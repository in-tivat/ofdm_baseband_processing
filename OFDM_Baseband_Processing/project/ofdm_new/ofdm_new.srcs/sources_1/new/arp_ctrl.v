==> flow/design.v <==
module arp_ctrl(
    input                clk        ,  
    input                rst_n      ,  
    input                touch_key  ,  
    input                arp_send_on  ,
    input                arp_send_done,
    input                recv_arp_pkt ,
    input                recv_arp_type,  
    output  reg          arp_tx_en    ,  
    output  reg          arp_type      
    );
 localparam  KEY_WAIT_TIME = 2500_000;
reg         touch_key_d0;
reg         touch_key_d1;
reg  [21:0]  cnt;
wire        pos_touch_key;   
assign pos_touch_key = cnt==KEY_WAIT_TIME;
always @(posedge clk or negedge rst_n) begin
    if(!rst_n) begin
        touch_key_d0 <= 1'b0;
        touch_key_d1 <= 1'b0;
    end
    else begin
        touch_key_d0 <= touch_key;
        touch_key_d1 <= touch_key_d0;
    end
end
    always @(posedge clk or negedge rst_n) begin
        if(!rst_n)  begin
            cnt  <= 0; 
        end  
        else if( (cnt==KEY_WAIT_TIME) || (~touch_key_d1 & touch_key_d0) || touch_key )  begin
            cnt   <= 0; 
        end
        else  if( touch_key_d1 & ~touch_key_d0) begin 
            cnt  <= 1; 
        end
        else  if( cnt>0) begin 
            cnt  <= cnt + 1'b1; 
        end
    end
always @(posedge clk or negedge rst_n) begin
    if(!rst_n) begin
        arp_tx_en <= 1'b0;
        arp_type <= 1'b0;
    end
    else begin
        if( pos_touch_key && ~arp_send_on) begin   
            arp_tx_en <= 1'b1;           
            arp_type <= 1'b1;
        end
        else if((recv_arp_pkt == 1'b1) && (recv_arp_type == 1'b1)) begin
            arp_tx_en <= 1'b1;
            arp_type <= 1'b0;  
        end
        else
            arp_tx_en <= 1'b0;
    end
end
endmodule
==> Tool chain data of arp_ctrl <==
The steps from the RTL of arp_ctrl to its reports follow in flow order.
Line numbers count from 1 in the design file above.
{ "setup": {"design": "arp_ctrl", "clk_port": "clk", "cell_library": "sky130hd", "corner": "tt_025C_1v80"} }

==> After elaboration <==
Yosys after proc, flatten, opt, wreduce and memory -nomap, before mapping. Memory bits, and registers merged into a memory's read port (data or address), are not among the register bits. Print and check cells are not counted. Equal cells are merged and count once.
{ "bits": {"reg_bits": 26, "input_bits": 7, "out_inout_bits": 2, "word_cells": 26} }
{ "op_classes": {"add_sub_neg": 1, "cmp": 1, "equal": 1, "mux": 7, "n_logic": 5, "n_reduce_logical": 6} }
{ "ops": {"columns": ["operator", "count"], "rows": [
  ["22-bit two-way mux", 3],
  ["22-bit by 1-bit adder with 22-bit output with constant B", 1],
  ["22-bit by 1-bit greater-than comparator with 1-bit output with constant B", 1],
  ["22-bit == test with constant B", 1],
  ["1-bit two-way mux", 4],
  ["1-bit inverter", 3],
  ["3-bit nonzero test", 1],
  ["1-bit AND", 2],
  ["1-bit logical AND", 2],
  ["1-bit logical OR", 2],
  ["2-bit nonzero test", 1]
]} }

==> Logic depth <==
Depth = most cells in a row (Yosys ltp): at word level without a register or memory, in the mapped netlist without a sequential cell, where the memories' decode and read muxes count.
{ "logic_depth": {"word_depth": 5, "abc_area": 0, "mapped_depth": 7, "depth_no_buf": 6} }

==> Mapped cells and area <==
Source: synth_stat.txt of the flow (Yosys; design flattened, memories mapped). It holds for the ABC_AREA given above (unset counts as 0); a run with the other value may have another netlist.
{ "types": {"columns": ["cell_type", "count", "type_area_um2"], "rows": [
  ["sky130_fd_sc_hd__dfrtp_1", 26, 650.624],
  ["sky130_fd_sc_hd__xnor2_1", 10, 87.584],
  ["sky130_fd_sc_hd__nor2_1", 16, 60.058],
  ["sky130_fd_sc_hd__a21oi_1", 9, 45.043],
  ["sky130_fd_sc_hd__nand3_1", 9, 45.043],
  ["sky130_fd_sc_hd__o21ai_0", 9, 45.043],
  ["sky130_fd_sc_hd__nor4_1", 7, 43.792],
  ["sky130_fd_sc_hd__nand2_1", 9, 33.782],
  ["sky130_fd_sc_hd__nand4_1", 5, 31.28],
  ["sky130_fd_sc_hd__or3_1", 5, 31.28],
  ["sky130_fd_sc_hd__xor2_1", 3, 26.275],
  ["sky130_fd_sc_hd__ha_1", 2, 25.024],
  ["sky130_fd_sc_hd__buf_6", 2, 22.522],
  ["sky130_fd_sc_hd__inv_1", 6, 22.522],
  ["sky130_fd_sc_hd__nand4_4", 1, 21.27],
  ["sky130_fd_sc_hd__nor3_1", 4, 20.019],
  ["sky130_fd_sc_hd__nand3b_1", 2, 15.014],
  ["sky130_fd_sc_hd__o31ai_1", 2, 15.014]
]} }
Not listed: further types 17, cells in them 20.
{ "mapped": {"cells": 147, "yosys_area_um2": 1386.3, "seqArea_um2": 650.6, "ffs": 26, "buffers": 5} }

==> Worst setup path after synthesis <==
Source: OpenSTA report_checks on the synthesized netlist (no wires, ideal clock, input and output delay 20% of the period each), path of least setup slack; recovery checks are left aside. Register names are those of the netlist, which keeps one name where synthesis merged equal registers.
{ "synth_path": {"kind": "register to register", "startpoint": "reg cnt[1]", "endpoint": "reg cnt[16]", "tclk_ns": 2.22, "setup_time_ns": 0.077, "t_first_pin_ns": 0.000, "arrival_time_ns": 1.799, "required_ns": 2.143, "setup_slack_ns": 0.344, "path_delay_ns": 1.876, "stages": 7, "n_path_buf": 1, "synth_period_reached_ns": 1.876} }
"path_delay_ns" is the arrival time less input delay plus setup time.
"stages" counts driving pins, that of a launching flip-flop among them; a cell with two outputs on the path counts twice.
"synth_period_reached_ns" is the clock period less the worst setup slack; recovery checks do not enter. This is arithmetic on one report: input and output delays are still those of the set period (20% each).
The rows between start and end are the longest chain of elaborated cells between them; the timing report does not say that the signal goes this way. Where chains are equally long, one stands for them.
Each line given opens the expression or statement behind the cell; cells for indexed reads and writes are added by Yosys, which also makes memories of some case tables.
A register here has more assigning lines than the two given.
{ "synth_between": {"cell_sequence": "sky130_fd_sc_hd__dfrtp_1 sky130_fd_sc_hd__ha_1 sky130_fd_sc_hd__nand3_1 sky130_fd_sc_hd__or4_1 sky130_fd_sc_hd__buf_2 sky130_fd_sc_hd__or3_1 sky130_fd_sc_hd__a21oi_1", "elab_chain_len": 4, "cone_cells": 9, "cone_classes": "1 x add/sub; 1 x compare; 1 x eq/ne; 3 x mux; 3 x reduce/logical"} }
{ "synth_rtl": {"columns": ["element", "line_no", "rtl"], "rows": [
  ["from (decl)", 15, "reg  [21:0]  cnt;"],
  ["from (assign)", 30, "cnt  <= 0;"],
  ["from (assign)", 39, "cnt  <= cnt + 1'b1;"],
  ["22-bit by 1-bit adder with 22-bit output", 39, null],
  ["22-bit two-way mux", 38, "else  if( cnt>0) begin"],
  ["22-bit two-way mux", 35, "else  if( touch_key_d1 & ~touch_key_d0) begin"],
  ["22-bit two-way mux", 32, "else if( (cnt==KEY_WAIT_TIME) || (~touch_key_d1 & touch_key_d0) || touch_key )  begin"],
  ["to (assign)", 33, "cnt   <= 0;"],
  ["to (assign)", 39, null],
  ["to (decl)", 15, null]
]} }

==> Timing after layout <==
From the final timing report of flow run A: the path of least setup slack in the routed layout; clock arrival at registers is part of the times.
{ "layout_path": {"kind": "register to register", "startpoint": "reg cnt[1]", "endpoint": "reg cnt[20]", "tclk_ns": 2.16, "setup_time_ns": 0.07, "t_first_pin_ns": 0.27, "arrival_time_ns": 2.18, "required_ns": 2.36, "setup_slack_ns": 0.18, "stages": 6, "n_path_buf": 0} }
The rows between start and end are the longest chain of elaborated cells between them; the timing report does not say that the signal goes this way. Where chains are equally long, one stands for them.
A register here has more assigning lines than the two given.
{ "layout_between": {"cell_sequence": "sky130_fd_sc_hd__dfrtp_1 sky130_fd_sc_hd__ha_1 sky130_fd_sc_hd__nand3_1 sky130_fd_sc_hd__or4_1 sky130_fd_sc_hd__or3_1 sky130_fd_sc_hd__a21oi_1", "elab_chain_len": 4, "cone_cells": 9, "cone_classes": "1 x add/sub; 1 x compare; 1 x eq/ne; 3 x mux; 3 x reduce/logical"} }
{ "layout_rtl": {"columns": ["element", "line_no", "rtl"], "rows": [
  ["from (decl)", 15, "reg  [21:0]  cnt;"],
  ["from (assign)", 30, "cnt  <= 0;"],
  ["from (assign)", 39, "cnt  <= cnt + 1'b1;"],
  ["22-bit by 1-bit adder with 22-bit output", 39, null],
  ["22-bit two-way mux", 38, "else  if( cnt>0) begin"],
  ["22-bit two-way mux", 35, "else  if( touch_key_d1 & ~touch_key_d0) begin"],
  ["22-bit two-way mux", 32, "else if( (cnt==KEY_WAIT_TIME) || (~touch_key_d1 & touch_key_d0) || touch_key )  begin"],
  ["to (assign)", 33, "cnt   <= 0;"],
  ["to (assign)", 39, null],
  ["to (decl)", 15, null]
]} }

## Implementation results

Below are 2 stored runs of the flow (Yosys, OpenROAD; platform sky130hd) on arp_ctrl, each with its settings and what was measured, unordered. Constraints: input delay and output delay 20% of the set period each, output load 0.01 pF.
"achieved_clock_period_ns" is the run's clock period less its worst setup slack. It is reckoned from that one timing run; input and output delays stay at 20% of the period that was set.
By "timing.worst_path_ns" is meant the share of the clock period that the worst setup path is allowed (20% is reserved at inputs, 20% at outputs), minus its slack. Clock arrival times at its registers enter into it.
"fin_power_uw": no workload was simulated; the value follows from the tool's default switching activity.
[
  {
    "run": "flow run A",
    "settings": { "period_ns": 2.16, "CORE_UTILIZATION": 22, "SETUP_SLACK_MARGIN": -0.13, "PLACE_DENSITY_LB_ADDON": 0.2, "CORE_MARGIN": 2, "CELL_PAD_IN_SITES_GLOBAL_PLACEMENT": 2, "CELL_PAD_IN_SITES_DETAIL_PLACEMENT": 0, "MIN_ROUTING_LAYER": "met1", "MAX_ROUTING_LAYER": "met5", "CAP_MARGIN": 20, "SLEW_MARGIN": 20 },
    "results": { "yosys_chip_area_um2": 1386.3, "dieArea_um2": 6952.2, "final_stdcell_area_um2": 1631.6, "setup_ws_ns": 0.180, "tns_ns": 0.000, "fin_power_uw": 849.6, "achieved_clock_period_ns": 1.980, "timing.worst_path_ns": 1.98, "worstPathKind": "register to register" }
  },
  {
    "run": "flow run B",
    "settings": { "period_ns": 2.24, "SETUP_SLACK_MARGIN": 0.21, "CAP_MARGIN": 20, "CORE_MARGIN": 2, "CORE_UTILIZATION": 40, "SLEW_MARGIN": 20 },
    "results": { "yosys_chip_area_um2": 1386.3, "dieArea_um2": 3952.6, "final_stdcell_area_um2": 1565.2, "setup_ws_ns": 0.337, "tns_ns": 0.000, "fin_power_uw": 736.3, "achieved_clock_period_ns": 1.903, "timing.worst_path_ns": 1.90, "worstPathKind": "register to register" }
  }
]
