==> flow/design.v <==
`timescale 1ns / 1ps 
module   LTS_generator(  
    input                   clk         ,   
    input                   rst_n       ,   
    input                   Tx_Clr      ,   
    input                   Start_En    ,
    output reg [7:0]        LTS_Im      ,
    output reg [7:0]        LTS_Re      ,
    output reg              LTS_Vld     ,
    output reg [7:0]        LTS_Index   ,
    output reg              LTS_Done             
);                 
    reg  [15:0] Long_Mem [63:0];
    reg  [6:0]  i,j;
    wire        LTS_Req;
    assign LTS_Req = Start_En || (LTS_Index>0);
    always @(posedge clk or negedge rst_n) begin
        if(~rst_n) begin   
            Long_Mem[0]  <= {8'b00101000 , 8'b00000000};
	        Long_Mem[1]  <= {8'b11111111 , 8'b11100001};
	        Long_Mem[2]  <= {8'b00001010 , 8'b11100100};
	        Long_Mem[3]  <= {8'b00011001 , 8'b00010101};
	        Long_Mem[4]  <= {8'b00000101 , 8'b00000111};
	        Long_Mem[5]  <= {8'b00001111 , 8'b11101010};
	        Long_Mem[6]  <= {8'b11100011 , 8'b11110010};
	        Long_Mem[7]  <= {8'b11110110 , 8'b11100101};
	        Long_Mem[8]  <= {8'b00011001 , 8'b11111001};
	        Long_Mem[9]  <= {8'b00001110 , 8'b00000001};
	        Long_Mem[10] <= {8'b00000000 , 8'b11100011};
	        Long_Mem[11] <= {8'b11011101 , 8'b11110100};
	        Long_Mem[12] <= {8'b00000110 , 8'b11110001};
	        Long_Mem[13] <= {8'b00001111 , 8'b11111100};
	        Long_Mem[14] <= {8'b11111010 , 8'b00101001};
	        Long_Mem[15] <= {8'b00011111 , 8'b11111111};
	        Long_Mem[16] <= {8'b00010000 , 8'b11110000};
	        Long_Mem[17] <= {8'b00001001 , 8'b00011001};
	        Long_Mem[18] <= {8'b11110001 , 8'b00001010};
	        Long_Mem[19] <= {8'b11011110 , 8'b00010001};
	        Long_Mem[20] <= {8'b00010101 , 8'b00011000};
	        Long_Mem[21] <= {8'b00010010 , 8'b00000100};
	        Long_Mem[22] <= {8'b11110001 , 8'b00010101};
	        Long_Mem[23] <= {8'b11110010 , 8'b11111010};
	        Long_Mem[24] <= {8'b11110111 , 8'b11011001};
	        Long_Mem[25] <= {8'b11100001 , 8'b11111100};
	        Long_Mem[26] <= {8'b11011111 , 8'b11111011};
	        Long_Mem[27] <= {8'b00010011 , 8'b11101101};
	        Long_Mem[28] <= {8'b11111111 , 8'b00001110};
	        Long_Mem[29] <= {8'b11101000 , 8'b00011101};
	        Long_Mem[30] <= {8'b00010111 , 8'b00011011};
	        Long_Mem[31] <= {8'b00000011 , 8'b00011001};
	        Long_Mem[32] <= {8'b11011000 , 8'b00000000};
	        Long_Mem[33] <= {8'b00000011 , 8'b11100111};
	        Long_Mem[34] <= {8'b00010111 , 8'b11100101};
	        Long_Mem[35] <= {8'b11101000 , 8'b11100011};
	        Long_Mem[36] <= {8'b11111111 , 8'b11110010};
	        Long_Mem[37] <= {8'b00010011 , 8'b00010011};
	        Long_Mem[38] <= {8'b11011111 , 8'b00000101};
	        Long_Mem[39] <= {8'b11100001 , 8'b00000100};
	        Long_Mem[40] <= {8'b11110111 , 8'b00100111};
	        Long_Mem[41] <= {8'b11110010 , 8'b00000110};
	        Long_Mem[42] <= {8'b11110001 , 8'b11101011};
	        Long_Mem[43] <= {8'b00010010 , 8'b11111100};
	        Long_Mem[44] <= {8'b00010101 , 8'b11101000};
	        Long_Mem[45] <= {8'b11011110 , 8'b11101111};
	        Long_Mem[46] <= {8'b11110001 , 8'b11110110};
	        Long_Mem[47] <= {8'b00001001 , 8'b11100111};
	        Long_Mem[48] <= {8'b00010000 , 8'b00010000};
	        Long_Mem[49] <= {8'b00011111 , 8'b00000001};
	        Long_Mem[50] <= {8'b11111010 , 8'b11010111};
	        Long_Mem[51] <= {8'b00001111 , 8'b00000100};
	        Long_Mem[52] <= {8'b00000110 , 8'b00001111};
	        Long_Mem[53] <= {8'b11011101 , 8'b00001100};
	        Long_Mem[54] <= {8'b00000000 , 8'b00011101};
	        Long_Mem[55] <= {8'b00001110 , 8'b11111111};
	        Long_Mem[56] <= {8'b00011001 , 8'b00000111};
	        Long_Mem[57] <= {8'b11110110 , 8'b00011011};
	        Long_Mem[58] <= {8'b11100011 , 8'b00001110};
	        Long_Mem[59] <= {8'b00001111 , 8'b00010110};
	        Long_Mem[60] <= {8'b00000101 , 8'b11111001};
	        Long_Mem[61] <= {8'b00011001 , 8'b11101011};
	        Long_Mem[62] <= {8'b00001010 , 8'b00011100};
	        Long_Mem[63] <= {8'b11111111 , 8'b00011111};
            LTS_Vld <= 0;
            LTS_Index <=  0;
            LTS_Done <= 0;
            LTS_Re <= 0;
            LTS_Im <= 0;
            i <= 0;
            j <= 0;
           end  
        else if( Tx_Clr  ) begin 
            i <= 0;
            j <= 0;
            LTS_Vld <= 0;
            LTS_Index <= 0;
            LTS_Done <= 0;
        end
        else if( LTS_Req && (LTS_Index<161) ) begin
            LTS_Index <= LTS_Index + 1;
            LTS_Vld <=  1'b1; 
            if(i==0)    begin
                if(j==31) begin 
                    j <= 0;
                    i <= i+ 1; 
                    LTS_Re <= Long_Mem[j+32][15:8];  
                    LTS_Im <= Long_Mem[j+32][7:0];
                end
                else  begin
                    if(i==0 && j==0) begin
                        LTS_Re <= 8'b11101100;  
                        LTS_Im <= Long_Mem[j+32][7:0];
                    end
                    else begin
                        LTS_Re <= Long_Mem[j+32][15:8];  
                        LTS_Im <= Long_Mem[j+32][7:0];
                    end
                    j <= j + 1;
                end
            end
            else if( i==1 || i==2 )    begin
                if(j==63) begin 
                    j <= 0;
                    i <= i+ 1; 
                    LTS_Re <= Long_Mem[j][15:8];  
                    LTS_Im <= Long_Mem[j][7:0];
                end
                else  begin 
                    LTS_Re <= Long_Mem[j][15:8];  
                    LTS_Im <= Long_Mem[j][7:0]; 
                    j <= j + 1;
                end
            end
            else begin   
                LTS_Re <= Long_Mem[0][15:8]>>1;  
                LTS_Im <= Long_Mem[0][7:0]>>1; 
                LTS_Done <= 1'b1;
            end
        end 
        else begin 
            LTS_Vld <= 1'b0;
        end
    end
endmodule          
`timescale 1ns / 1ps 
module   STS_generator(  
    input                   clk         ,   
    input                   rst_n       ,   
    input                   Tx_Clr      ,   
    input                   Start_En    ,
    output reg [7:0]        STS_Im      ,
    output reg [7:0]        STS_Re      ,
    output reg              STS_Vld     ,
    output reg [7:0]        STS_Index   ,
    output reg              STS_Done             
);                 
    reg  [15:0] Short_Mem [15:0];
    reg  [3:0]  i,j;
    wire        STS_Req;
    assign STS_Req = Start_En || (STS_Index>0);
    always @(posedge clk or negedge rst_n) begin
        if(~rst_n) begin   
            Short_Mem[0]  <= {8'b00001100,8'b00001100};
            Short_Mem[1]  <= {8'b11011110,8'b00000001};
            Short_Mem[2]  <= {8'b11111101,8'b11101100};
            Short_Mem[3]  <= {8'b00100100,8'b11111101};
            Short_Mem[4]  <= {8'b00011000,8'b00000000};
            Short_Mem[5]  <= {8'b00100100,8'b11111101};
            Short_Mem[6]  <= {8'b11111101,8'b11101100};
            Short_Mem[7]  <= {8'b11011110,8'b00000001};
            Short_Mem[8]  <= {8'b00001100,8'b00001100};
            Short_Mem[9]  <= {8'b00000001,8'b11011110};
            Short_Mem[10] <= {8'b11101100,8'b11111101};
            Short_Mem[11] <= {8'b11111101,8'b00100100};
            Short_Mem[12] <= {8'b00000000,8'b00011000};
            Short_Mem[13] <= {8'b11111101,8'b00100100};
            Short_Mem[14] <= {8'b11101100,8'b11111101};
            Short_Mem[15] <= {8'b00000001,8'b11011110};
            STS_Vld <= 0;
            STS_Index <=  0;
            STS_Done <= 0;
            STS_Re <= 0;
            STS_Im <= 0;
            i <= 0;
            j <= 0;
           end  
        else if( Tx_Clr  ) begin 
            i <= 0;
            j <= 0;
            STS_Vld <= 0;
            STS_Index <= 0;
            STS_Done <= 0;
        end
        else if( STS_Req && (STS_Index<161) ) begin
            STS_Index <= STS_Index + 1;
            STS_Vld <=  1'b1; 
            if(i<10)    begin
                if(j==15) begin 
                    j <= 0;
                    i <= i+ 1; 
                    STS_Re <= Short_Mem[j][15:8];  
                    STS_Im <= Short_Mem[j][7:0];
                end
                else  begin
                    if(i==0 && j==0) begin
                        STS_Re <= Short_Mem[j][15:8]>>1;  
                        STS_Im <= Short_Mem[j][7:0]>>1; 
                    end
                    else begin
                        STS_Re <= Short_Mem[j][15:8];  
                        STS_Im <= Short_Mem[j][7:0];
                    end
                    j <= j + 1;
                end
            end
            else begin   
                STS_Re <= Short_Mem[0][15:8]>>1;  
                STS_Im <= Short_Mem[0][7:0]>>1; 
                STS_Done <= 1'b1;
            end
        end 
        else begin 
            STS_Vld <= 1'b0;
        end
    end
endmodule          
`timescale 1ns / 1ps 
module   symbol_train(  
    input               clk         ,   
    input               rst_n       ,   
    input               Tx_Clr      ,   
    input               Start_En    ,
    output  [7:0]       Train_Im    ,
    output  [7:0]       Train_Re    ,
    output              Train_Vld   ,
    output  [8:0]       Train_Index ,
    output              Train_Done           
);              
    wire                STS_Start_En;
 (* mark_debug = "true" *)   wire    [7:0]       STS_Im      ;
 (* mark_debug = "true" *)   wire    [7:0]       STS_Re      ;
 (* mark_debug = "true" *)   wire                STS_Vld     ;
    wire    [7:0]       STS_Index   ;
    wire                STS_Done    ;
    wire                LTS_Start_En;
 (* mark_debug = "true" *)   wire    [7:0]       LTS_Im      ;
 (* mark_debug = "true" *)   wire    [7:0]       LTS_Re      ;
 (* mark_debug = "true" *)   wire                LTS_Vld     ;      
    wire    [7:0]       LTS_Index   ;
    wire                LTS_Done    ;
    STS_generator  u_STS
    (
        .clk                (clk            ),
        .rst_n              (rst_n          ),
        .Tx_Clr             (Tx_Clr         ),
        .Start_En           (STS_Start_En   ),
        .STS_Im             (STS_Im         ),
        .STS_Re             (STS_Re         ),
        .STS_Vld            (STS_Vld        ),
        .STS_Index          (STS_Index      ),
        .STS_Done           (STS_Done       )
    );
    LTS_generator  u_LTS
    (
        .clk                (clk            ),
        .rst_n              (rst_n          ),
        .Tx_Clr             (Tx_Clr         ),
        .Start_En           (LTS_Start_En   ),
        .LTS_Im             (LTS_Im         ),
        .LTS_Re             (LTS_Re         ),
        .LTS_Vld            (LTS_Vld        ),
        .LTS_Index          (LTS_Index      ),
        .LTS_Done           (LTS_Done       )
    );
    assign Train_Im = STS_Vld ? STS_Im : LTS_Vld ? LTS_Im : 8'b0 ; 
    assign Train_Re = STS_Vld ? STS_Re : LTS_Vld ? LTS_Re : 8'b0 ; 
    assign Train_Vld = STS_Vld ? 1'b1 : LTS_Vld ? 1'b1 : 1'b0;
    assign Train_Index = STS_Index + LTS_Index;
    assign Train_Done = LTS_Done;
    assign STS_Start_En = Start_En;
    assign LTS_Start_En = STS_Done;
endmodule          
# Tool chain data of symbol_train
# What the tools print for symbol_train, step after step.
# Line numbers count from 1 in the design file above.
# Cell names lack the library's common part.
# Not given: -
[setup] design="symbol_train" clock_port="clk" library="sky130hd" corner="tt_025C_1v80"

# After elaboration
# Yosys after proc, flatten, opt, wreduce and memory -nomap, before mapping. Print and check cells are not counted. Equal cells are merged and count once.
[classes] n_cmp=5 add_sub_neg=8 muxes=56 eq_ne=149 reduce_and_logical=33 bitwise=1
[op_table] cell="case mux 16 bit (select 64 bit)" count=2
[op_table] cell="== test 6 bit with constant B" count=64
[op_table] cell="== test 6 x 5 -> 1 bit with constant B" count=32
[op_table] cell="2-to-1 mux 8 bit" count=20
[op_table] cell="case mux 16 bit (select 9 bit)" count=1
[op_table] cell="== test 6 x 4 -> 1 bit with constant B" count=16
[op_table] cell="2-to-1 mux 7 bit" count=12
[op_table] cell="== test 6 x 3 -> 1 bit with constant B" count=8
[op_table] cell="== test 4 bit with constant B" count=8
[op_table] cell="2-to-1 mux 4 bit" count=8
[op_table] cell="== test 6 x 2 -> 1 bit with constant B" count=4
[op_table] cell="== test 4 x 3 -> 1 bit with constant B" count=4
[op_table] cell="adder 8 x 1 -> 8 bit with constant B" count=2
[op_table] cell="greater-than comparator 8 x 1 -> 1 bit with constant B" count=2
[op_table] cell="less-than comparator 8 bit with constant B" count=2
[op_table] cell="adder 7 x 1 -> 7 bit with constant B" count=2
[op_table] cell="logical NOT 7 bit" count=2
[op_table] cell="2-to-1 mux 1 bit" count=13
[op_table] cell="OR reduction 2 bit" count=6
[op_table] cell="== test 6 x 1 -> 1 bit with constant B" count=2
[op_table] cell="logical NOT 6 bit" count=2
[op_table] cell="AND reduction 2 bit" count=5
[op_table] cell="adder 8 x 8 -> 9 bit" count=1
[op_table] cell="nonzero test 2 bit" count=4
[op_table] cell="adder 4 x 1 -> 4 bit with constant B" count=2
[op_table] cell="== test 4 x 2 -> 1 bit with constant B" count=2
[op_table] cell="logical NOT 4 bit" count=2
[op_table] cell="== test 7 x 1 -> 1 bit with constant B" count=1
# Other operator kinds: 14; their cells: 23.
[word_totals] register_bits=74 input_bits=4 out_inout_bits=27 word_cells=266

# Depth
# Longest topological path by Yosys (ltp), each cell counted once; first at word level (registers and memories cut), then after technology mapping (sequential cells cut; the memories' decode and read muxes count).
[logic_depth] word_depth=6 abc_area=0 depth_mapped=12 mapped_depth_nobuf=10

# Mapped cells and area
# The flow's flattened synthesis, as Yosys stat reports it; memories are mapped. The netlist is that of the ABC_AREA named above (0 if unset); the other value can give another one.
[by_type] type="dfrtp_1" count=72 type_area_um2=1.8E+03
[by_type] type="nand2_1" count=114 type_area_um2=427.91
[by_type] type="nor2_1" count=99 type_area_um2=371.606
[by_type] type="o21ai_0" count=69 type_area_um2=345.331
[by_type] type="a21oi_1" count=65 type_area_um2=325.312
[by_type] type="ha_1" count=26 type_area_um2=325.312
[by_type] type="clkbuf_1" count=54 type_area_um2=202.694
[by_type] type="nor2b_1" count=27 type_area_um2=168.912
[by_type] type="nand3_1" count=33 type_area_um2=165.158
[by_type] type="a22o_1" count=18 type_area_um2=157.651
[by_type] type="nor3_1" count=28 type_area_um2=140.134
[by_type] type="xor2_1" count=14 type_area_um2=122.618
[by_type] type="buf_2" count=22 type_area_um2=110.106
[by_type] type="inv_1" count=29 type_area_um2=108.854
[by_type] type="a22oi_1" count=14 type_area_um2=105.101
[by_type] type="xnor2_1" count=12 type_area_um2=105.101
[by_type] type="o31ai_1" count=13 type_area_um2=97.594
[by_type] type="nand2b_1" count=15 type_area_um2=93.84
# Not listed: further types 62, cells in them 255.
[synth_totals] ff_cells=72 n_buf=89 seqArea_um2=1801.7 area_um2=7116.8 cells=979
# By module: a second synthesis without flattening, with its own total; a netlist apart from the flattened one above.
[unflattened] cells_unflattened=989 area_unflattened_um2=7661.1
# Rows give one instance, submodules left out.
[modules] mod="LTS_generator" mod_area_um2=4956.0 instances=1 mod_seq_area_um2=950.9 n_cells=698
[modules] mod="STS_generator" mod_area_um2=2183.3 instances=1 mod_seq_area_um2=850.8 n_cells=224
[modules] mod="symbol_train" mod_area_um2=521.8 instances=1 mod_seq_area_um2=0.0 n_cells=67

# Path before layout
# OpenSTA on the mapped netlist: ideal clock, no wires. The path of least setup slack (recovery checks aside). Input and output delay are each 20% of the period. Register names are those of the netlist, which keeps one name where synthesis merged equal registers.
[synth_timing] path_kind="register to register" startpoint="reg u_LTS.j[0]" endpoint="reg u_LTS.LTS_Im[0]" setup_slack_ns=1.567 launch_ns=0.000 path_stages=13 period_ns=4.4 path_delay_ns=2.834 setup_time_ns=0.139 n_path_buf=3 required_ns=4.261 arrival_time_ns=2.695 synth_period_reached_ns=2.833
# "path_delay_ns" is the arrival time less input delay plus setup time.
# "path_stages": output pins that drive a net of the path, with the launching flip-flop's if there is one; two outputs of one cell count as two.
# "synth_period_reached_ns" = period - worst setup slack (recovery checks aside). The figure is calculated, with input and output delays left at 20% of the set period.
# Between the ends stands the longest chain of elaborated cells between them, by number of cells; it is not shown to be the way that was timed. Of several equally long chains one is given.
# Each line given opens the expression or statement behind the cell; cells for indexed reads and writes are added by Yosys, which also makes memories of some case tables.
# A register here has more assigning lines than the two given.
[synth_via] path_cell_list="dfrtp_1 inv_1 ha_1 or2_1 buf_2 a32o_1 or4_1 or4b_1 buf_2 and3_4 buf_6 o41ai_1 nand3_2" elab_chain_cells=4 cells_between=133 classes_between="add/sub: 1; eq/ne: 126; mux: 4; reduce/logical: 2"
[synth_lines] element="from (decl)" line_no=14 text="reg  [6:0]  i,j;"
[synth_lines] element="from (assign)" line_no=117 text="j <= j + 1;"
[synth_lines] element="from (assign)" line_no=130 text="j <= j + 1;"
[synth_lines] element="adder 6 bit" line_no=106 text="LTS_Im <= Long_Mem[j+32][7:0];"
[synth_lines] element="== test 6 bit" line_no=106
[synth_lines] element="case mux 16 bit (select 64 bit)" line_no=106
[synth_lines] element="2-to-1 mux 8 bit" line_no=101 text="if(i==0)    begin"
[synth_lines] element="to (assign)" line_no=106
[synth_lines] element="to (assign)" line_no=111 text="LTS_Im <= Long_Mem[j+32][7:0];"
[synth_lines] element="to (decl)" line_no=7 text="output reg [7:0]        LTS_Im      ,"

# Worst path after layout
# From the final timing report of job 2: the path of least setup slack in the routed layout; clock arrival at registers is part of the times.
[layout_timing] path_kind="register to register" startpoint="reg u_LTS.j[2]" endpoint="reg u_LTS.LTS_Re[3]" n_path_buf=5 setup_slack_ns=0.19 required_ns=4.50 setup_time_ns=0.16 path_stages=9 period_ns=4.33 arrival_time_ns=4.31 launch_ns=0.33
# Between the ends stands the longest chain of elaborated cells between them, by number of cells; it is not shown to be the way that was timed. Of several equally long chains one is given.
# A register here has more assigning lines than the two given.
[layout_via] path_cell_list="dfrtp_1 buf_2 buf_2 clkbuf_1 clkbuf_1 buf_1 o32ai_1 a2111oi_1 o311ai_0" elab_chain_cells=6 cells_between=138 classes_between="add/sub: 1; eq/ne: 127; mux: 6; reduce/logical: 4"
[layout_lines] element="from (decl)" line_no=14 text="reg  [6:0]  i,j;"
[layout_lines] element="from (assign)" line_no=117 text="j <= j + 1;"
[layout_lines] element="from (assign)" line_no=130 text="j <= j + 1;"
[layout_lines] element="adder 6 bit" line_no=114 text="LTS_Re <= Long_Mem[j+32][15:8];"
[layout_lines] element="== test 6 bit" line_no=114
[layout_lines] element="case mux 16 bit (select 64 bit)" line_no=114
[layout_lines] element="2-to-1 mux 8 bit" line_no=109 text="if(i==0 && j==0) begin"
[layout_lines] element="2-to-1 mux 8 bit" line_no=102 text="if(j==31) begin"
[layout_lines] element="2-to-1 mux 8 bit" line_no=101 text="if(i==0)    begin"
[layout_lines] element="to (assign)" line_no=105 text="LTS_Re <= Long_Mem[j+32][15:8];"
[layout_lines] element="to (assign)" line_no=114
[layout_lines] element="to (decl)" line_no=8 text="output reg [7:0]        LTS_Re      ,"

# Stored flow runs of symbol_train (2 of them; Yosys, OpenROAD, sky130hd). They differ in their settings and are not a sequence. Constraints: input delay and output delay 20% of the set period each, output load 0.01 pF.
# "clock_period_reached_ns": clock period set for the run, less the worst setup slack. It is reckoned from that one timing run; input and output delays stay at 20% of the period that was set.
# "critical_path_time_ns" is the time allowed to the run's worst setup path (the clock period less input and output delay, where it has them) less its slack. Clock arrival times count: a late capture clock shortens it, a late launch clock lengthens it.
# "design_power_w": no workload was simulated; the value follows from the tool's default switching activity.
run="job 1" settings period_ns=3.16 CORE_UTILIZATION=46 CORE_MARGIN=3 CELL_PAD_IN_SITES_GLOBAL_PLACEMENT=2 CELL_PAD_IN_SITES_DETAIL_PLACEMENT=1 TNS_END_PERCENT=35 ABC_AREA=1 CTS_CLUSTER_SIZE=71 CAP_MARGIN=5 SLEW_MARGIN=5 MIN_ROUTING_LAYER="met1"
run="job 1" outcome="did not finish, placement stopped with GPL-0301"
run="job 2" settings period_ns=4.33 CORE_UTILIZATION=45 SETUP_SLACK_MARGIN=-0.35 PLACE_DENSITY_LB_ADDON=0.24 GPL_TIMING_DRIVEN=0 CAP_MARGIN=15 CORE_MARGIN=2 SLEW_MARGIN=20
run="job 2" results cell_area_final_um2=8067.7 clock_period_reached_ns=4.141 total_die_area_um2=16837.7 ws_setup_ns=0.189 design_power_w=0.003364 fin_util_pct=52.7 yosys.chip_area_um2=7116.8 critical_path_time_ns=4.14 critical_path_type="register to register" final_setup_tns_ns=0.000
