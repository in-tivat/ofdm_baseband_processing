==> flow/design.v <==
`timescale 1ns / 1ps 
module spram_64
(
    input           rst_n,
	input			clka,  
	input			wea,
	input [5:0]		addra,
	input [7:0] 	dina,
	output[7:0] 	douta,
	input			clkb,
	input			web,
	input [5:0]		addrb,
	input [7:0]  	dinb,
	output[7:0] 	doutb
);
    integer i;
	reg [7:0]	int_mem [63:0]; 
	reg  [7:0]	out_mema;
	reg  [7:0]	out_memb;
	always @ (posedge clka  )
		begin
            if (wea)
				begin
					int_mem[addra] <= dina;
				end
			else
				begin
					out_mema <= int_mem[addra];
				end
		end
	always @ (posedge clkb)
		begin
			if (web)
				begin
					int_mem[addrb] <= dinb;
				end
			else
				begin
					out_memb <= int_mem[addrb];
				end
		end
	assign douta = (wea)? 8'b0 : out_mema;
	assign doutb = (web)? 8'b0 : out_memb;
endmodule
module cp_add(
        input                   clk         ,
        input                   rst_n       ,
        input       [7:0]       Din_Re      ,
        input       [7:0]       Din_Im      ,
        input                   Din_En      ,
        input       [5:0]       Din_Index   ,
        output reg  [7:0]       Dout_Re     ,
        output reg  [7:0]       Dout_Im     ,
        output reg              Dout_Vld        	
    );		 
    wire        wen1;                 
	wire        wen2;                 
    reg         Flag_Spam;
    reg         rd_ram_en;
    reg  [5:0]  rd_ram_addr;
    reg  [5:0]  rd_data_cnt;
    reg  [7:0]  First_Re1; 
    reg  [7:0]  First_Im1; 
    reg  [7:0]  First_Re2; 
    reg  [7:0]  First_Im2; 
    wire [7:0]  dout_Re1;        
	wire [7:0]  dout_Im1;
	wire [7:0]  dout_Re2;
	wire [7:0]  dout_Im2;
	assign wen1 = Din_En&&(~Flag_Spam);
	assign wen2 = Din_En&&Flag_Spam; 
    spram_64  spram_Re1(
        .rst_n          (rst_n          )  ,
	    .clka           (clk            )  , 
	    .wea            (wen1           )  ,
	    .addra          (Din_Index      )  ,
	    .dina           (Din_Re         )  ,
	    .douta          (               )  , 
	    .clkb           (clk            )  ,
	    .web            (1'b0       )  ,
	    .addrb          (rd_ram_addr    )  ,
	    .dinb           (               )  ,
	    .doutb          (dout_Re1       )  
    );
    spram_64  spram_Im1(
        .rst_n          (rst_n          )  ,
	    .clka           (clk            )  , 
	    .wea            (wen1           )  ,
	    .addra          (Din_Index      )  ,
	    .dina           (Din_Im         )  ,
	    .douta          (               )  , 
	    .clkb           (clk            )  ,
	    .web            (1'b0       )  ,
	    .addrb          (rd_ram_addr    )  ,
	    .dinb           (               )  ,
	    .doutb          (dout_Im1       )  
    );
    spram_64  spram_Re2(
        .rst_n          (rst_n          )  ,
	    .clka           (clk            )  , 
	    .wea            (wen2           )  ,
	    .addra          (Din_Index      )  ,
	    .dina           (Din_Re         )  ,
	    .douta          (               )  , 
	    .clkb           (clk            )  ,
	    .web            (1'b0       )  ,
	    .addrb          (rd_ram_addr    )  ,
	    .dinb           (               )  ,
	    .doutb          (dout_Re2       )  
    );
    spram_64  spram_Im2(
        .rst_n          (rst_n          )  ,
	    .clka           (clk            )  , 
	    .wea            (wen2           )  ,
	    .addra          (Din_Index      )  ,
	    .dina           (Din_Im         )  ,
	    .douta          (               )  , 
	    .clkb           (clk            )  ,
	    .web            (1'b0     )  ,
	    .addrb          (rd_ram_addr    )  ,
	    .dinb           (               )  ,
	    .doutb          (dout_Im2       )  
    );
    always@(posedge clk or negedge rst_n ) begin
        if(!rst_n) begin
            Flag_Spam  <= 0;  
        end    
        else  if( Din_Index ==63 ) begin    
            Flag_Spam  <= ~Flag_Spam;  
        end 
    end
    always@(posedge clk or negedge rst_n ) begin
        if(!rst_n) begin
            rd_ram_en  <= 0;  
        end    
        else  if( Din_Index==62 ) begin    
            rd_ram_en  <= 1'b1;  
        end   
        else  if( rd_data_cnt>=63  ) begin    
            rd_ram_en  <= 1'b0;  
        end 
    end
    always@(posedge clk or negedge rst_n ) begin
        if(!rst_n) begin
            rd_ram_addr  <= 0;  
        end     
        else  if( rd_ram_en || (Din_Index==63)  ) begin    
            rd_ram_addr  <= rd_ram_addr + 1'b1;  
        end 
        else begin 
            rd_ram_addr <= 0;
        end
    end
    always@(posedge clk or negedge rst_n ) begin
        if(!rst_n) begin
            rd_data_cnt  <= 0;  
        end      
        else  if( rd_ram_en  ) begin    
            rd_data_cnt  <= rd_ram_addr;  
        end 
        else begin 
            rd_data_cnt  <= 0;
        end
    end
    always@(posedge clk or negedge rst_n ) begin
        if(!rst_n) begin
            First_Re1 <= 0;
            First_Im1 <= 0;
            First_Re2 <= 0;
            First_Im2 <= 0;
        end      
        else  if( Din_Index==0  ) begin    
            case(Flag_Spam)
            0:begin 
                First_Re1 <= Din_Re;
                First_Im1 <= Din_Im;
            end
            1:begin 
                First_Re2 <= Din_Re;
                First_Im2 <= Din_Im;
            end
            endcase
        end
    end
    always@(posedge clk or negedge rst_n ) begin
        if(!rst_n) begin
            Dout_Re  <= 0;
            Dout_Im  <= 0;
            Dout_Vld <= 0; 
        end      
        else  if( Din_Index == 48 ) begin    
            Dout_Vld <= 1;
            case(Flag_Spam)  
            0:begin 
                Dout_Re <= (First_Re2 + Din_Re)>>1; 
                Dout_Im <= (First_Im2 + Din_Im)>>1; 
            end
            1:begin 
                Dout_Re <= (First_Re1 + Din_Re)>>1;
                Dout_Im <= (First_Im1 + Din_Im)>>1;
            end
            endcase
        end
        else  if( Din_Index>48  ) begin    
            Dout_Re  <= Din_Re;
            Dout_Im  <= Din_Im;
            Dout_Vld <= 1; 
        end 
        else  if( rd_ram_en ) begin    
            Dout_Vld <= 1; 
            case(Flag_Spam) 
            0:begin 
                Dout_Re <= dout_Re2;  
                Dout_Im <= dout_Im2;  
            end
            1:begin 
                Dout_Re <= dout_Re1;
                Dout_Im <= dout_Im1;
            end
            endcase  
        end 
        else begin 
            Dout_Vld <= 1'b0;
        end
    end
endmodule
# From RTL to reports: cp_add
# What the tools print for cp_add, step after step.
# Lines are those of the file above, counted from 1.
# Operators carry their Yosys type and port widths (W data, S select, Z words).
# Cell names lack the library's common part.
# A cell with -- has no value.
# design
top	cp_add
clock	clk
lib	sky130hd
corner	tt_025C_1v80

# Elaborated design
# Counts by Yosys on the flattened word-level netlist (proc, flatten, opt, wreduce; memories kept). Register bits leave out memories and registers merged into their read ports (data or address). Print and check cells are left out. Cells with the same type and inputs are merged into one.
# Memory sizes are those after Yosys's memory passes, which may raise the word count (mostly to a power of two), join words into wider ones and drop unused or constant bits.
# op_classes
shift	0
n_mul	0
div	0
n_mux	25
addsub	5
reduce_logical	8
equal	3
cmp	2
bitwise	1
# op_table
operator	count
$mux W8	10
$pmux W8 S2	4
$add A8 B8 Y8	4
$mux W6	4
$eq A6 B6 Y1 const B	3
$mux W1	7
$add A6 B1 Y6 const B	1
$ge A6 B6 Y1 const B	1
$gt A6 B6 Y1 const B	1
$logic_not A6 Y1	1
$reduce_and A2 Y1	2
$reduce_bool A3 Y1	1
$logic_and A1 B1 Y1	2
$reduce_bool A2 Y1	1
$logic_or A1 B1 Y1	1
$not A1 Y1	1
# word_totals
wordCells	59
latch_bits	0
register_bits	63
mem_bits_rw	2048
romBits	0
clocked_rd_ports_x_width	32
input_bits	25
out_inout_bits	17
n_memories	4
# mem_list
memory	words	word_bits	rd	write_ports	line_no	rtl
spram_Im1.int_mem	64	8	1	1	17	reg [7:0] int_mem [63:0];
spram_Im2.int_mem	64	8	1	1	17
spram_Re1.int_mem	64	8	1	1	17
spram_Re2.int_mem	64	8	1	1	17

# Depth
# Depth = most cells in a row (Yosys ltp): at word level without a register or memory, in the mapped netlist without a sequential cell, where the memories' decode and read muxes count.
# logic_depth
depth_word	5
ABC_AREA	0
ltp_mapped	13

# Synthesis result
# Source: synth_stat.txt of the flow (Yosys; design flattened, memories mapped). It holds for the ABC_AREA given above (unset counts as 0); a run with the other value may have another netlist.
# by_type
type	count
edfxtp_1	2048
mux4_2	512
dfrtp_1	63
mux2i_1	89
dfxtp_1	32
nor2_1	170
mux2_2	49
a221oi_1	48
buf_6	36
clkbuf_1	94
o22ai_1	49
a22oi_1	38
o221ai_1	31
buf_2	48
a22o_1	27
a21oi_1	45
buf_4	29
nand2_1	53
# Not listed: further types 42, cells in them 290.
# mapped
buffers	214
ffs	2143
cells	3751
synth_area_um2	82444.1

# Path before layout
# OpenSTA on the mapped netlist: ideal clock, no wires. The path of least setup slack (recovery checks aside). Input and output delay are each 20% of the period. Register names are those of the netlist, which keeps one name where synthesis merged equal registers.
# synth_path
path_type	in2reg
from	in Din_Index[1]
to	mem spram_Im1.int_mem[0][0]
in_delay_ns	1.486
arrival_ns	3.825
tclk_ns	7.43
setup_ns	0.430
delay_ns	2.769
driving_pins	4
slack_ns	3.175
synth_period_reached_ns	4.255
# "delay_ns" = arrival - input delay + setup time.
# "driving_pins" counts driving pins, that of a launching flip-flop among them; a cell with two outputs on the path counts twice.
# "synth_period_reached_ns" is the clock period less the worst setup slack; recovery checks do not enter. This is arithmetic on one report: input and output delays are still those of the set period (20% each).
# The rows between start and end are the longest chain of elaborated cells between them; the timing report does not say that the signal goes this way. Where chains are equally long, one stands for them.
# Each line given opens the expression or statement behind the cell; cells for indexed reads and writes are added by Yosys, which also makes memories of some case tables.
# synth_via
cell_sequence	clkbuf_1 -> or3_1 -> buf_2 -> nor4_1
elab_chain_cells	1
# synth_rtl
item	line_no	rtl
from (decl)	51	input       [5:0]       Din_Index   ,
$mux W6	22	if (wea)
to (decl)	17	reg [7:0] int_mem [63:0];

# Timing after layout
# From the final timing report of flow run 1: the path of least setup slack in the routed layout; clock arrival at registers is part of the times.
# layout_path
path_type	in2reg
from	in Din_Index[0]
to	mem spram_Re2.int_mem[1][1]
slack_ns	3.22
setup_ns	0.37
in_delay_ns	1.51
driving_pins	6
arrival_ns	4.83
tclk_ns	7.57
# The rows between start and end are the longest chain of elaborated cells between them; the timing report does not say that the signal goes this way. Where chains are equally long, one stands for them.
# layout_via
cell_sequence	clkdlybuf4s50_1 -> or3b_2 -> inv_1 -> nand2_1 -> buf_4 -> nor2_2
elab_chain_cells	1
# layout_rtl
item	line_no	rtl
from (decl)	51	input       [5:0]       Din_Index   ,
$mux W6	22	if (wea)
to (decl)	17	reg [7:0] int_mem [63:0];

# Stored flow runs of cp_add (2 of them; Yosys, OpenROAD, sky130hd). They differ in their settings and are not a sequence. Constraints: input delay and output delay 20% of the set period each, output load 0.01 pF.
# "achieved_clock_period_ns" is the run's clock period less its worst setup slack. It is reckoned from that one timing run; input and output delays stay at 20% of the period that was set.
# "totalPower_w" rests on the timing tool's default activity at the inputs, not on a simulated workload.
# A setting shown as - is not set for that run.
# A result given as - is not shown for that run.
run	period_ns	CORE_UTILIZATION	SETUP_SLACK_MARGIN	PLACE_DENSITY_LB_ADDON	HOLD_SLACK_MARGIN	CORE_MARGIN	CELL_PAD_IN_SITES_DETAIL_PLACEMENT	CTS_CLUSTER_DIAMETER	CAP_MARGIN	MIN_ROUTING_LAYER	MAX_ROUTING_LAYER	SLEW_MARGIN	CELL_PAD_IN_SITES_GLOBAL_PLACEMENT	ABC_AREA	GPL_TIMING_DRIVEN	setup_ws_ns	layout_stdcell_area_um2	post_synth_area_um2	totalPower_w	achieved_clock_period_ns	design_die_area_um2
flow run 1	7.57	26	0.8	0.19	0.15	5	0	196	10	met1	met4	20	-	-	-	3.220	95584.2	82444.1	0.033896	4.350	328455.0
flow run 2	6.15	68	1.76	0.25	-	6	1	398	20	-	-	20	1	1	1	-	-	-	-	-	-
# Flow run 2: unfinished; error ODB-0269 in routing
